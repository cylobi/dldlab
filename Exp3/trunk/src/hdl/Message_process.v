==> flow/design.v <==
module Counter10bit (
    input clk,
    input rst,
    input cnt,
    output co
);
  reg [9:0] count;
  always @(posedge clk, posedge rst) begin
    if (rst) count <= 0;
    else if (cnt)
      count = count + 1;
  end
  assign co = (count == 10'b1111111111) ? 1'b1 : 1'b0;
endmodule
module Counter4bit (
    input clk,
    input rst,
    input cnt,
    output co
);
  reg [3:0] count;
  always @(posedge clk, posedge rst) begin
    if (rst) count <= 0;
    else if (cnt)
      count = count + 1;
  end
  assign co = (count == 4'd9) ? 1'b1 : 1'b0;
endmodule
module Message_controller(
    input clk, 
    input rst,
    input start,
    input co1,
    input co2,
    output reg ld,
    output reg cnt1,
    output reg cnt2,
    output reg shift
);
    parameter [2:0] Idle = 000 , Init = 001 ,  S1 = 010 , S2 = 011 , DONE = 100;  
    reg [2:0] ps,ns;
    always @(*)begin
        ns = Idle;
		case(ps)
		    Idle: ns = (start == 1'b1) ? Init : Idle;
		    Init: ns = S1;
		    S1: ns = (co1) ? S2 : S1;
		    S2: ns = (co2) ? DONE : S1;
            DONE: ns = Idle;
		    default: ns = Idle;
		endcase
	end
	always @(ps)begin
        {ld,cnt1,shift, cnt2} = 4'b0;
		case(ps)
		    Init: ld <= 1'b1;
		    S1: cnt1<= 1'b1;
		    S2: {shift,cnt2} = 2'b11;
		endcase
	end
    always @(posedge clk or posedge rst) begin
        if(rst)
            ps <= Idle;
        else
            ps <= ns;
    end
endmodule
module Message_process (
    input clk,
    input rst,
    input [4:0] msg,
    input start,
    output [8:0] out_reg,
    output out_main
);
    wire co1, co2, cnt1, cnt2;
    Message_controller controller(
        .clk(clk), 
        .rst(rst),
        .start(start),
        .co1(co1),
        .co2(co2),
        .ld(ld),
        .cnt1(cnt1),
        .cnt2(cnt2),
        .shift(shift)
    );
    Counter10bit conunt10(
        .clk(clk),
        .rst(rst),
        .cnt(cnt1),
        .co(co1)
    );
    Counter4bit count4(
        .clk(clk),
        .rst(rst),
        .cnt(cnt2),
        .co(co2)
    );
    Shift_reg shreg(
        .clk(clk),
        .rst(rst),
        .in(msg),
        .shift(shift),
        .ld(ld),
        .out(out_reg),
        .out_main(out_main)
    );
endmodule
module Shift_reg (
    input clk,
    input rst,
    input [4:0] in,
    input shift,
    input ld,
    output reg [8:0] out,
    output out_main
);
  always @(posedge clk, posedge rst) begin
    if (rst) out <= 8'b0;
    else if (shift)
      out <= {out[7:0], 1'b0};
    else if (ld)
      out <= {4'b0101,in};
  end
  assign out_main = out[8];
endmodule
# From RTL to reports: Message_process
# Tool output for the design above, in the order of the flow.
# Line numbers count from 1 in the design file above.
# Operators: Yosys type, input widths -> output width; for muxes data width and select width s.
# Not given: -
[design]
design = "Message_process"
clock = "clk"
cell_library = "sky130hd"
pvt_corner = "tt_025C_1v80"

# Word-level counts
# Source: Yosys, flattened and elaborated, memories not mapped. Widths are those after wreduce. Registers that Yosys merges into a memory's read port (data or address) are not register bits. Print and check cells do not count. Equal cells are merged and count once.
[bits]
register_bits = 26
in_bits = 8
out_inout_bits = 10
wordCells = 24
[classes]
n_reduce_logical = 2
eq_ne = 5
n_addsub = 2
mux = 11
[op_table]
columns = ["op", "count"]
rows = [
  ["$mux 9", 2],
  ["$pmux 3 s4", 1],
  ["$add 10x1->10 const B", 1],
  ["$eq 10x10->1 const B", 1],
  ["$mux 1", 7],
  ["$eq 3x2->1 const B", 2],
  ["$add 4x1->4 const B", 1],
  ["$eq 4x4->1 const B", 1],
  ["$eq 3x1->1 const B", 1],
  ["$logic_not 3->1", 1],
  ["$mux 3", 1],
  ["$reduce_bool 2->1", 1],
]

# Logic depth
# Yosys ltp: most cells in a row. Word level: on the elaborated netlist, between registers, memories and ports. Mapped: between sequential cells and ports; inverters and the memories' decode and read muxes count.
[depth]
ltp_word = 4
ABC_AREA = 1
depth_mapped = 6
ltp_nobuf = 6

# Netlist
# Yosys stat after the flow's synthesis: flattened, memories mapped to cells. It holds for the ABC_AREA given above (unset counts as 0); a run with the other value may have another netlist.
# The area totals of this step are shown rounded.
[mapped]
flip_flops = 28
area_mm2 = 0.0013
stdcells = 127
[by_type]
columns = ["type", "count"]
rows = [
  ["sky130_fd_sc_hd__dfrtp_1", 27],
  ["sky130_fd_sc_hd__nand2_1", 21],
  ["sky130_fd_sc_hd__inv_1", 17],
  ["sky130_fd_sc_hd__o21ai_1", 12],
  ["sky130_fd_sc_hd__xor2_1", 5],
  ["sky130_fd_sc_hd__ha_1", 3],
  ["sky130_fd_sc_hd__nor2_1", 9],
  ["sky130_fd_sc_hd__xnor2_2", 2],
  ["sky130_fd_sc_hd__nand2_2", 5],
  ["sky130_fd_sc_hd__dfstp_2", 1],
  ["sky130_fd_sc_hd__xnor2_1", 3],
  ["sky130_fd_sc_hd__a21oi_1", 5],
  ["sky130_fd_sc_hd__nor2_4", 2],
  ["sky130_fd_sc_hd__nand4_1", 3],
  ["sky130_fd_sc_hd__nand3b_1", 2],
  ["sky130_fd_sc_hd__mux2_2", 1],
  ["sky130_fd_sc_hd__nand3_1", 2],
  ["sky130_fd_sc_hd__nand3_2", 1],
]
# Not listed: further types 5, cells in them 6.

# Path before layout
# Source: OpenSTA report_checks on the synthesized netlist (no wires, ideal clock, input and output delay 20% of the period each), path of least setup slack; recovery checks are left aside. Register names are those of the netlist, which keeps one name where synthesis merged equal registers.
[synth_timing]
path_kind = "register -> register"
startpoint = "register conunt10.count[0]"
endpoint = "register conunt10.count[8]"
required_time_ns = 1.557
delay_ns = 1.106
driving_pins = 6
tclk_ns = 1.68
setup_slack_ns = 0.574
t_first_pin_ns = 0.000
t_arrival_ns = 0.983
period_less_setup_slack_ns = 1.106
# "delay_ns" is the arrival time less input delay plus setup time.
# "driving_pins": output pins that drive a net of the path, with the launching flip-flop's if there is one; two outputs of one cell count as two.
# "period_less_setup_slack_ns" = period - worst setup slack (recovery checks aside). The figure is calculated, with input and output delays left at 20% of the set period.
# Between the ends stands the longest chain of elaborated cells between them, by number of cells; it is not shown to be the way that was timed. Of several equally long chains one is given.
# Each line given opens the expression or statement behind the cell; cells for indexed reads and writes are added by Yosys, which also makes memories of some case tables.
[synth_via]
cell_sequence = "sky130_fd_sc_hd__dfrtp_1 > sky130_fd_sc_hd__ha_1 > sky130_fd_sc_hd__nand2_2 > sky130_fd_sc_hd__nor2_4 > sky130_fd_sc_hd__nand2_2 > sky130_fd_sc_hd__xnor2_2"
elab_chain_len = 1
cells_between = 1
classes_between = "1 x add/sub"
[synth_lines]
columns = ["element", "line_no", "rtl"]
rows = [
  ["start: declaration", 7, "reg [9:0] count;"],
  ["start: assignment", 9, "if (rst) count <= 0;"],
  ["start: assignment", 11, "count = count + 1;"],
  ["$add 10x1->10", 11, ""],
  ["end: assignment", 9, ""],
  ["end: assignment", 11, ""],
  ["end: declaration", 7, ""],
]

# Path in the finished layout
# From the final timing report of record 1: the path of least setup slack in the routed layout; clock arrival at registers is part of the times.
[layout_timing]
path_kind = "register -> output"
startpoint = "register shreg.out[3]"
endpoint = "output out_reg[3]"
required_time_ns = 1.49
driving_pins = 2
setup_slack_ns = 0.21
tclk_ns = 1.86
t_first_pin_ns = 0.33
t_arrival_ns = 1.28
out_delay_ns = 0.37
# A register here has more assigning lines than the two given.
[layout_via]
cell_sequence = "sky130_fd_sc_hd__dfrtp_1 > sky130_fd_sc_hd__clkdlybuf4s50_1"
elab_chain_len = 0
cells_between = 0
[layout_lines]
columns = ["element", "line_no", "rtl"]
rows = [
  ["start: declaration", 116, "output reg [8:0] out,"],
  ["start: assignment", 122, "out <= {out[7:0], 1'b0};"],
  ["start: assignment", 124, "out <= {4'b0101,in};"],
  ["end: declaration", 73, "output [8:0] out_reg,"],
]

# Design Message_process on sky130hd. What follows are 2 stored runs of the flow, each under its own settings; their order means nothing. The constraints put input and output delay at 20% of the set period each and load the outputs with 0.01 pF.
# "clock_period_reached_ns" is the run's clock period less its worst setup slack. It is reckoned from that one timing run; input and output delays stay at 20% of the period that was set.
# "worst_path_ns": the worst setup path's part of the clock period (all of it between registers, 20% less for each end at a port) less its slack. A launch clock that arrives late makes it longer, a capture clock that arrives late makes it shorter.
# "power.total_mw": no workload was simulated; the value follows from the tool's default switching activity.
# The results are shown rounded.

[[run]]
name = "record 1"
[run.settings]
period_ns = 1.86
CORE_UTILIZATION = 45
PLACE_DENSITY = 0.7
CORE_MARGIN = 6
TNS_END_PERCENT = 25
ABC_AREA = 1
GPL_TIMING_DRIVEN = 1
CTS_CLUSTER_DIAMETER = 288
SLEW_MARGIN = 25
CAP_MARGIN = 20
[run.results]
total_negative_slack_ns = 0.000
clock_period_reached_ns = 1.655
design.die.area_mm2 = 0.0042
setup_ws_ns = 0.21
synthesis_area_mm2 = 0.0013
worst_path_ns = 1.28
worst_setup_path_type = "register -> output"
finish.stdcell_area_mm2 = 0.0015
power.total_mw = 1.3

[[run]]
name = "record 2"
[run.settings]
period_ns = 1.98
CAP_MARGIN = 20
CORE_MARGIN = 2
CORE_UTILIZATION = 40
SLEW_MARGIN = 20
[run.results]
design.die.area_mm2 = 0.0035
clock_period_reached_ns = 1.671
total_negative_slack_ns = 0.000
setup_ws_ns = 0.31
worst_path_ns = 1.27
worst_setup_path_type = "register -> output"
finish.stdcell_area_mm2 = 0.0015
power.total_mw = 0.97
synthesis_area_mm2 = 0.0012
